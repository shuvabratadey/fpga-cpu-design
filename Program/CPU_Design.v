==> flow/design.v <==
module CPU_EEPROM(clk, reset, PC, Data, Out, carry, parity, sign, zero);
input clk, reset;
output reg [12:0] PC;
input [7:0] Data;
output reg [7:0] Out;
output reg carry;	 
output reg parity;	 
output reg sign;	 
output reg zero;	 
integer count = 0;
reg update = 0;
reg [7:0] A;
reg [7:0] B;
reg [7:0] C;
reg [12:0] Stack_mem [15:0];	 
reg [7:0] inst;
reg [3:0] SP;
initial
begin
count = 0;
update = 0;
A = 8'b00000000;
B = 8'b00000000;
C = 8'b00000000;
Out = 8'b00000000;
carry = 0;
parity <= 0;
sign <= 0;
zero <= 0;
PC = 13'b0000000000000;
SP = 4'b1111;
end
always @(posedge clk)
begin
	if(!reset)
	begin
	count = 0;
	update = 0;
	A = 8'b00000000;
	B = 8'b00000000;
	C = 8'b00000000;
	Out = 8'b00000000;
	carry = 0;
	parity <= 0;
	sign <= 0;
	zero <= 0;
	PC = 13'b0000000000000;
	SP = 13'b1111;
	end
	count = count + 1'b1;
	if(count > 50000000)
	begin
		count = 0;
		if(!update)
			inst = Data;
		if(inst != 8'b11111111)
		begin
			if(!update)
				PC = PC + 1'b1;
			case(inst)
			8'b00000000: 
			begin
				{carry, A} = A + B;
				parity <= ~^A;
				sign <= A[7];
				zero <= ~| A;
			end
			8'b00000001: 
			begin
				{carry, A} = A + C;
				parity <= ~^A;
				sign <= A[7];
				zero <= ~| A;
			end
			8'b00000010: 
			begin
				if(update)
					begin
						Stack_mem[SP] = PC;
						PC = {B[4:0], C};
						{carry, A} = A + Data;
						parity <= ~^A;
						sign <= A[7];
						zero <= ~| A;
						PC = Stack_mem[SP];
						update = 0;
					end
					else
					begin
						update = 1;
					end
			end
			8'b00000011: 
			begin
				A = A - B;
				carry = 0;
				parity <= ~^A;
				sign <= A[7];
				zero <= ~| A;
			end
			8'b00000100: 
			begin
				A = A - C;
				carry = 0;
				parity <= ~^A;
				sign <= A[7];
				zero <= ~| A;
			end
			8'b00000101: 
			begin
				if(update)
					begin
						Stack_mem[SP] = PC;
						PC = {B[4:0], C};
						A = A - Data;
						carry = 0;
						parity <= ~^A;
						sign <= A[7];
						zero <= ~| A;
						PC = Stack_mem[SP];
						update = 0;
					end
					else
					begin
						update = 1;
					end
			end
			8'b00000110: 
			begin
				A = A | B;
				carry = 0;
				parity <= ~^A;
				sign <= A[7];
				zero <= ~| A;
			end
			8'b00000111: 
			begin
				A = A | C;
				carry = 0;
				parity <= ~^A;
				sign <= A[7];
				zero <= ~| A;
			end
			8'b00001000: 
			begin
				if(update)
					begin
						Stack_mem[SP] = PC;
						PC = {B[4:0], C};
						A = A | Data;
						carry = 0;
						parity <= ~^A;
						sign <= A[7];
						zero <= ~| A;
						PC = Stack_mem[SP];
						update = 0;
					end
					else
					begin
						update = 1;
					end
			end
			8'b00001001: 
			begin
				A = A & B;
				carry = 0;
				parity <= ~^A;
				sign <= A[7];
				zero <= ~| A;
			end
			8'b00001010: 
			begin
				A = A & C;
				carry = 0;
				parity <= ~^A;
				sign <= A[7];
				zero <= ~| A;
			end
			8'b00001011: 
			begin
				if(update)
					begin
						Stack_mem[SP] = PC;
						PC = {B[4:0], C};
						A = A & Data;
						carry = 0;
						parity <= ~^A;
						sign <= A[7];
						zero <= ~| A;
						PC = Stack_mem[SP];
						update = 0;
					end
					else
					begin
						update = 1;
					end
			end
			8'b00001100: 
			begin
				A = A ^ B;
				carry = 0;
				parity <= ~^A;
				sign <= A[7];
				zero <= ~| A;
			end
			8'b00001101: 
			begin
				A = A ^ C;
				carry = 0;
				parity <= ~^A;
				sign <= A[7];
				zero <= ~| A;
			end
			8'b00001110: 
			begin
				if(update)
					begin
						Stack_mem[SP] = PC;
						PC = {B[4:0], C};
						A = A ^ Data;
						carry = 0;
						parity <= ~^A;
						sign <= A[7];
						zero <= ~| A;
						PC = Stack_mem[SP];
						update = 0;
					end
					else
					begin
						update = 1;
					end
			end
			8'b00001111:
			begin
				PC = {B[4:0], C};
			end
			8'b00010000:
			begin
				if(carry)
				begin
					PC = {B[4:0], C};
				end
			end
			8'b00010001:
			begin
				if(parity)
				begin
					PC = {B[4:0], C};
				end
			end
			8'b00010010:
			begin
				if(sign)
				begin
					PC = {B[4:0], C};
				end
			end
			8'b00010011:
			begin
				if(zero)
				begin
					PC = {B[4:0], C};
				end
			end
			8'b00010100:
			begin
				Stack_mem[SP] = PC;
				SP = SP - 1'b1;
				PC = {B[4:0], C};
			end
			8'b00010101:
			begin
				if(carry)
				begin
					Stack_mem[SP] = PC;
					SP = SP - 1'b1;
					PC = {B[4:0], C};
				end
			end
			8'b00010110:
			begin
				if(parity)
				begin
					Stack_mem[SP] = PC;
					SP = SP - 1'b1;
					PC = {B[4:0], C};
				end
			end
			8'b00010111:
			begin
				if(sign)
				begin
					Stack_mem[SP] = PC;
					SP = SP - 1'b1;
					PC = {B[4:0], C};
				end
			end
			8'b00011000:
			begin
				if(zero)
				begin
					Stack_mem[SP] = PC;
					SP = SP - 1'b1;
					PC = {B[4:0], C};
				end
			end
			8'b00011001:	
			begin
				SP = SP + 1'b1;
				PC = Stack_mem[SP];
			end
			8'b00011010:	
			begin
				A = {A[6:0], A[7]};
				carry = 0;
				parity <= ~^A;
				sign <= A[7];
				zero <= ~| A;
			end
			8'b00011011:	
			begin
				A = {A[0], A[7:1]};
				carry = 0;
				parity <= ~^A;
				sign <= A[7];
				zero <= ~| A;
			end
			8'b00011100:	
			begin
				Out = A;
			end
			8'b00011101:	
			begin
				{carry, A} = A + 1'b1;
				parity <= ~^A;
				sign <= A[7];
				zero <= ~| A;
			end
			8'b00011110:	
			begin
				B = B + 1'b1;
			end
			8'b00011111:	
			begin
				C = C + 1'b1;
			end
			8'b00100000:	
			begin
				A = A - 1'b1;
				carry = 0;
				parity <= ~^A;
				sign <= A[7];
				zero <= ~| A;
			end
			8'b00100001:	
			begin
				B = B - 1'b1;
			end
			8'b00100010:	
			begin
				C = C - 1'b1;
			end
			8'b00100011:	
			begin
				A = 0;
				carry = 0;
				parity <= 0;
				sign <= 0;
				zero <= 0;
			end
			8'b00100100:	
			begin
				B = 0;
			end
			8'b00100101:	
			begin
				C = 0;
			end
			8'b00100110:	
			begin
				A = ~A;
				carry = 0;
				parity <= ~^A;
				sign <= A[7];
				zero <= ~| A;
			end
			8'b00100111:	
			begin
				B = ~B;
			end
			8'b00101000:	
			begin
				C = ~C;
			end
			8'b00100110:	
			begin
				A = ~A;
				carry = 0;
				parity <= ~^A;
				sign <= A[7];
				zero <= ~| A;
			end
			8'b00100110:	
			begin
				A = ~A;
				carry = 0;
				parity <= ~^A;
				sign <= A[7];
				zero <= ~| A;
			end
			8'b00100110:	
			begin
				A = ~A;
				carry = 0;
				parity <= ~^A;
				sign <= A[7];
				zero <= ~| A;
			end
			8'b00101011:
			begin
				if(update)
					begin
						{carry, A} = A + Data;
						parity <= ~^A;
						sign <= A[7];
						zero <= ~| A;
						PC = PC + 1'b1;
						update = 0;
					end
					else
					begin
						update = 1;
					end
			end
			8'b00101100: 
			begin
				if(update)
					begin
						A = A - Data;
						carry = 0;
						parity <= ~^A;
						sign <= A[7];
						zero <= ~| A;
						PC = PC + 1'b1;
						update = 0;
					end
					else
					begin
						update = 1;
					end
			end
			8'b00101101: 
			begin
				if(update)
					begin
						A = A | Data;
						carry = 0;
						parity <= ~^A;
						sign <= A[7];
						zero <= ~| A;
						PC = PC + 1'b1;
						update = 0;
					end
					else
					begin
						update = 1;
					end
			end
			8'b00101110: 
			begin
				if(update)
					begin
						A = A & Data;
						carry = 0;
						parity <= ~^A;
						sign <= A[7];
						zero <= ~| A;
						PC = PC + 1'b1;
						update = 0;
					end
					else
					begin
						update = 1;
					end
			end
			8'b00101111: 
			begin
				if(update)
					begin
						A = A ^ Data;
						carry = 0;
						parity <= ~^A;
						sign <= A[7];
						zero <= ~| A;
						PC = PC + 1'b1;
						update = 0;
					end
					else
					begin
						update = 1;
					end
			end
			8'b00110000: 
			begin
				A = B;
				carry = 0;
				parity <= ~^A;
				sign <= A[7];
				zero <= ~| A;
			end
			8'b00110001: 
			begin
				B = C;
			end
			8'b00110010: 
			begin
				C = B;
			end
			8'b00110011: 
			begin
				A = C;
				carry = 0;
				parity <= ~^A;
				sign <= A[7];
				zero <= ~| A;
			end
			8'b00110100:
			begin
				if(update)
				begin
					A = Data;
					carry = 0;
					parity <= ~^A;
					sign <= A[7];
					zero <= ~| A;
					PC = PC + 1'b1;
					update = 0;
				end
				else
				begin
					update = 1;
				end
			end
			8'b00110101:
			begin
				if(update)
					begin
						B = Data;
						PC = PC + 1'b1;
						update = 0;
					end
					else
					begin
						update = 1;
					end
			end
			8'b00110110:
			begin
				if(update)
					begin
						C = Data;
						PC = PC + 1'b1;
						update = 0;
					end
					else
					begin
						update = 1;
					end
			end
			8'b00110111:	
			begin
				Stack_mem[SP] = A;
				SP = SP - 1'b1;
			end
			8'b00111000:	
			begin
				SP = SP + 1'b1;
				A = Stack_mem[SP];
			end
			8'b00111001:	
			begin
			end
			8'b00111010:
			begin
				Stack_mem[SP] = A;
				A = B;
				B = Stack_mem[SP];
			end
			8'b00111011:
			begin
				Stack_mem[SP] = A;
				A = C;
				C = Stack_mem[SP];
			end
			8'b00111100:
			begin
				Stack_mem[SP] = B;
				B = C;
				C = Stack_mem[SP];
			end
			8'b00111101:
			begin
				A = {A[3:0], A[7:4]};
			end
			8'b00111110:
			begin
				B = {B[3:0], B[7:4]};
			end
			8'b00111111:
			begin
				C = {C[3:0], C[7:4]};
			end
			endcase
		end
	end
end
endmodule
From RTL to reports: CPU_EEPROM
The steps from the RTL of CPU_EEPROM to its reports follow in flow order. Line numbers count from 1 in the design file above. Library cell names are shortened. Not given: -

Top: CPU_EEPROM. Clock: clk. Standard-cell library: sky130hd. Library corner: tt_025C_1v80.

Elaborated design
Counts by Yosys on the flattened word-level netlist (proc, flatten, opt, wreduce). Print and check cells are left out. Cells with the same type and inputs are merged into one.

For ROM bits the number is 0. The entry for latch bits reads 0. The entry for register bits after elaboration reads 302. The figure for memories is 0. The entry for word width x clocked read ports reads 0. For RAM bits the number is 0.

The figure for equal/unequal tests is 96. For divide/modulo/power cells the number is 0. The figure for order comparisons is 1. The entry for muxes and demuxes reads 237. For bitwise operators the number is 12. Under add/subtract/negate cells stands 17. The entry for multipliers reads 0. The figure for reduce/logical cells is 109. The entry for shift operators reads 0.

Operator list (number): 13-bit parallel mux with 8-bit select (17); 13-bit parallel mux with 2-bit select (48); 13-bit 2-to-1 mux (92); 13-bit parallel mux with 16-bit select (2); 8-bit parallel mux with 16-bit select (2); 15-bit OR reduction (17); 8-bit by 6-bit == test with 1-bit output (second input constant) (29); 8-bit parallel mux with 26-bit select (1); 8-bit OR reduction (23); 8-bit 2-to-1 mux (23); 8-bit XNOR reduction (22); 8-bit by 5-bit == test with 1-bit output (second input constant) (16); 8-bit parallel mux with 9-bit select (1); 4-bit == test (second input constant) (16); 8-bit by 4-bit == test with 1-bit output (second input constant) (8); 8-bit parallel mux with 8-bit select (1); 1-bit parallel mux with 23-bit select (2); 1-bit 2-to-1 mux (37); 2-bit OR reduction (16); 32-bit by 1-bit adder with 32-bit output (second input constant) (1); 32-bit by 27-bit greater-than comparator with 1-bit output (second input constant) (1); 4-bit by 3-bit == test with 1-bit output (second input constant) (8); 8-bit by 3-bit == test with 1-bit output (second input constant) (4); 32-bit 2-to-1 mux (1); 4-bit 2-to-1 mux (7); 8-bit by 8-bit adder with 9-bit output (3); 13-bit by 1-bit adder with 13-bit output (second input constant) (2); 8-bit by 1-bit subtractor with 8-bit output (second input constant) (3).

Other operator kinds: 28; their cells: 69.

Logic depth
Depth = most cells in a row (Yosys ltp): at word level without a register or memory, in the mapped netlist without a sequential cell, where the memories' decode and read muxes count.

The figure for depth in word-level cells is 13. Under ABC_AREA stands 0. The entry for gate-level depth with buffers reads 27. The figure for gate-level depth less buffers is 18.

Mapped cells and area
Source: synth_stat.txt of the flow (Yosys; design flattened, memories mapped). It holds for the ABC_AREA given above (unset counts as 0); a run with the other value may have another netlist. The area totals of this step are shown rounded.

Cell area after synthesis: 30050 sq um. For buffers the number is 289. For cell count the number is 3883. The figure for flip-flops is 302. The figure for area of sequential cells is 8208 sq um.

Cells by type: edfxtp_1 (number 216, area in all 6.49E+03 sq um); ha_1 (number 173, area in all 2.16E+03 sq um); nand2_1 (number 535, area in all 2.01E+03 sq um); dfxtp_1 (number 86, area in all 1.72E+03 sq um); a21oi_1 (number 313, area in all 1.57E+03 sq um); nor2_1 (number 370, area in all 1.39E+03 sq um); o21ai_0 (number 266, area in all 1.33E+03 sq um); xnor2_1 (number 132, area in all 1.16E+03 sq um); clkbuf_1 (number 200, area in all 750.72 sq um); mux2i_1 (number 71, area in all 710.682 sq um); o22ai_1 (number 104, area in all 650.624 sq um); a22oi_1 (number 75, area in all 563.04 sq um); nand3_1 (number 98, area in all 490.47 sq um); nand4_1 (number 74, area in all 462.944 sq um); a221oi_1 (number 51, area in all 446.678 sq um); inv_1 (number 112, area in all 420.403 sq um); xor2_1 (number 45, area in all 394.128 sq um); nor3_1 (number 73, area in all 365.35 sq um).

Other cell types: 96; their cells: 889.

Path before layout
OpenSTA on the mapped netlist: ideal clock, no wires. The path of least setup slack (recovery checks aside). Input and output delay are each 20% of the period. Register names are those of the netlist, which keeps one name where synthesis merged equal registers.

Path type: input to register. From: input reset. To: register Stack_mem[0][0]. The figure for period is 9240 ps. Under path delay stands 7579 ps. For arrival time the number is 8946 ps. The figure for stages is 25. For slack the number is -188 ps. The entry for input delay reads 1848 ps. The entry for synthesis period reached reads 9428 ps.

"path delay" = arrival - input delay + setup time. "stages": output pins that drive a net of the path, with the launching flip-flop's if there is one; two outputs of one cell count as two. "synthesis period reached" = period - worst setup slack (recovery checks aside). The figure is calculated, with input and output delays left at 20% of the set period. Between the ends stands the longest chain of elaborated cells between them, by number of cells; it is not shown to be the way that was timed. Of several equally long chains one is given. A line is the first line of the expression or statement that the cell stems from. Yosys adds cells for indexed reads and writes and turns some case tables into memories. At most two assigning lines are given for a register; there are more. The path ends at the enable pin of a flip-flop; only ways to that pin are counted.

Cell sequence: buf_6 -> buf_6 -> buf_4 -> buf_4 -> buf_2 -> buf_4 -> buf_2 -> buf_1 -> buf_1 -> clkbuf_1 -> clkbuf_1 -> and2_1 -> ha_1 -> nand4_1 -> nor4_1 -> buf_2 -> and4_1 -> o211ai_1 -> a211oi_1 -> nand2b_1 -> a31oi_2 -> nor2_2 -> nand3_1 -> buf_2 -> inv_1. The figure for cells in the longest elaborated chain is 8.

Ends and longest elaborated chain, post-synthesis: start, declared (RTL line 2) `input clk, reset;`; 32-bit 2-to-1 mux (RTL line 35) `if(!reset)`; 32-bit by 1-bit adder with 32-bit output (RTL line 50) `count = count + 1'b1;`; 32-bit by 27-bit greater-than comparator with 1-bit output (RTL line 51) `if(count > 50000000)`; 8-bit 2-to-1 mux (RTL line 51); 8-bit by 4-bit == test with 1-bit output (RTL line 60) `case(inst)`; 5-bit OR reduction; 2-bit by 1-bit != test with 1-bit output; 8-bit AND reduction; end, assigned (RTL line 79) `Stack_mem[SP] = PC;`; end, assigned (RTL line 113) `Stack_mem[SP] = PC;`; end, declared (RTL line 15) `reg [12:0] Stack_mem [15:0];`.

Timing after layout
Path of least setup slack in the final report of run 2 (OpenROAD, finished layout, wires in). Where an end is a register, its clock arrival counts in the times. The report prints the path's times to 10 ps; the period is as set.

Path type: input to register. From: input reset. To: register Stack_mem[14][10]. For arrival time the number is 13800 ps. For slack the number is 2160 ps. The figure for period is 15800 ps. The figure for stages is 26. The entry for input delay reads 3160 ps.

Between the ends stands the longest chain of elaborated cells between them, by number of cells; it is not shown to be the way that was timed. Of several equally long chains one is given. At most two assigning lines are given for a register; there are more. The path ends at the enable pin of a flip-flop; only ways to that pin are counted.

Cell sequence: clkdlybuf4s50_1 -> buf_6 -> buf_6 -> buf_4 -> buf_4 -> buf_2 -> buf_4 -> buf_2 -> buf_2 -> clkbuf_2 -> clkbuf_1 -> clkbuf_1 -> and2_1 -> ha_1 -> nand4_1 -> nor4_1 -> buf_2 -> and4_1 -> o211ai_1 -> a211oi_1 -> nand2b_1 -> a31oi_2 -> nor2_2 -> nand3_1 -> buf_2 -> a21oi_1. The figure for cells in the longest elaborated chain is 8.

Ends and longest elaborated chain, after layout: start, declared (RTL line 2) `input clk, reset;`; 32-bit 2-to-1 mux (RTL line 35) `if(!reset)`; 32-bit by 1-bit adder with 32-bit output (RTL line 50) `count = count + 1'b1;`; 32-bit by 27-bit greater-than comparator with 1-bit output (RTL line 51) `if(count > 50000000)`; 8-bit 2-to-1 mux (RTL line 51); 8-bit by 4-bit == test with 1-bit output (RTL line 60) `case(inst)`; 5-bit OR reduction; 2-bit by 1-bit != test with 1-bit output; 8-bit AND reduction; end, assigned (RTL line 79) `Stack_mem[SP] = PC;`; end, assigned (RTL line 113) `Stack_mem[SP] = PC;`; end, declared (RTL line 15) `reg [12:0] Stack_mem [15:0];`.

Data sheet: physical implementation of CPU_EEPROM

Measured results for CPU_EEPROM: 2 stored runs of the Yosys and OpenROAD flow on sky130hd. The settings differ; the order carries no meaning. The constraints put input and output delay at 20% of the set period each and load the outputs with 0.01 pF. "reached clock period" is the run's clock period less its worst setup slack. It is reckoned from that one timing run; input and output delays stay at 20% of the period that was set. "critical path time" means the part of the period allowed to the worst setup path (the constraints hold back 20% at inputs and 20% at outputs) less its slack; where the path has registers, the arrival times of their clocks count too. By "power" is meant OpenSTA's value without simulated activity: inputs other than the clock are taken to toggle once in ten clock periods, and the tool carries that through the logic. "critical path time" is known to 10 ps. The results are shown rounded.

Run 1 has these settings: period_ns 7.48; CORE_UTILIZATION 63; SETUP_SLACK_MARGIN 0.47; CORE_MARGIN 10; GPL_TIMING_DRIVEN 0; GPL_ROUTABILITY_DRIVEN 0; CTS_CLUSTER_DIAMETER 147; CAP_MARGIN 25; SLEW_MARGIN 25; MIN_ROUTING_LAYER met1. Outcome: unfinished; error GRT-0116 in routing.

Run 2 has these settings: period_ns 15.8; CORE_UTILIZATION 48; PLACE_DENSITY 0.61; CORE_MARGIN 5; GPL_TIMING_DRIVEN 0; CTS_CLUSTER_SIZE 60; CTS_CLUSTER_DIAMETER 217; MAX_ROUTING_LAYER met5; CAP_MARGIN 20; SLEW_MARGIN 20. The utilization of the finished layout stands at 0.52. For the setup slack of the worst path the run shows 2162 ps. For the worst hold slack in the final report the run shows 487 ps. The setup TNS comes to 0 ps. The standard-cell area of the final layout is 32140 sq um. The measured reached clock period is 13638 ps. The critical path time stands at 10480 ps. Worst path kind: input to register. The power reads 1.411 mW. The measured die outline area is 67700 sq um. For the chip area after synthesis (Yosys) the run shows 30050 sq um.
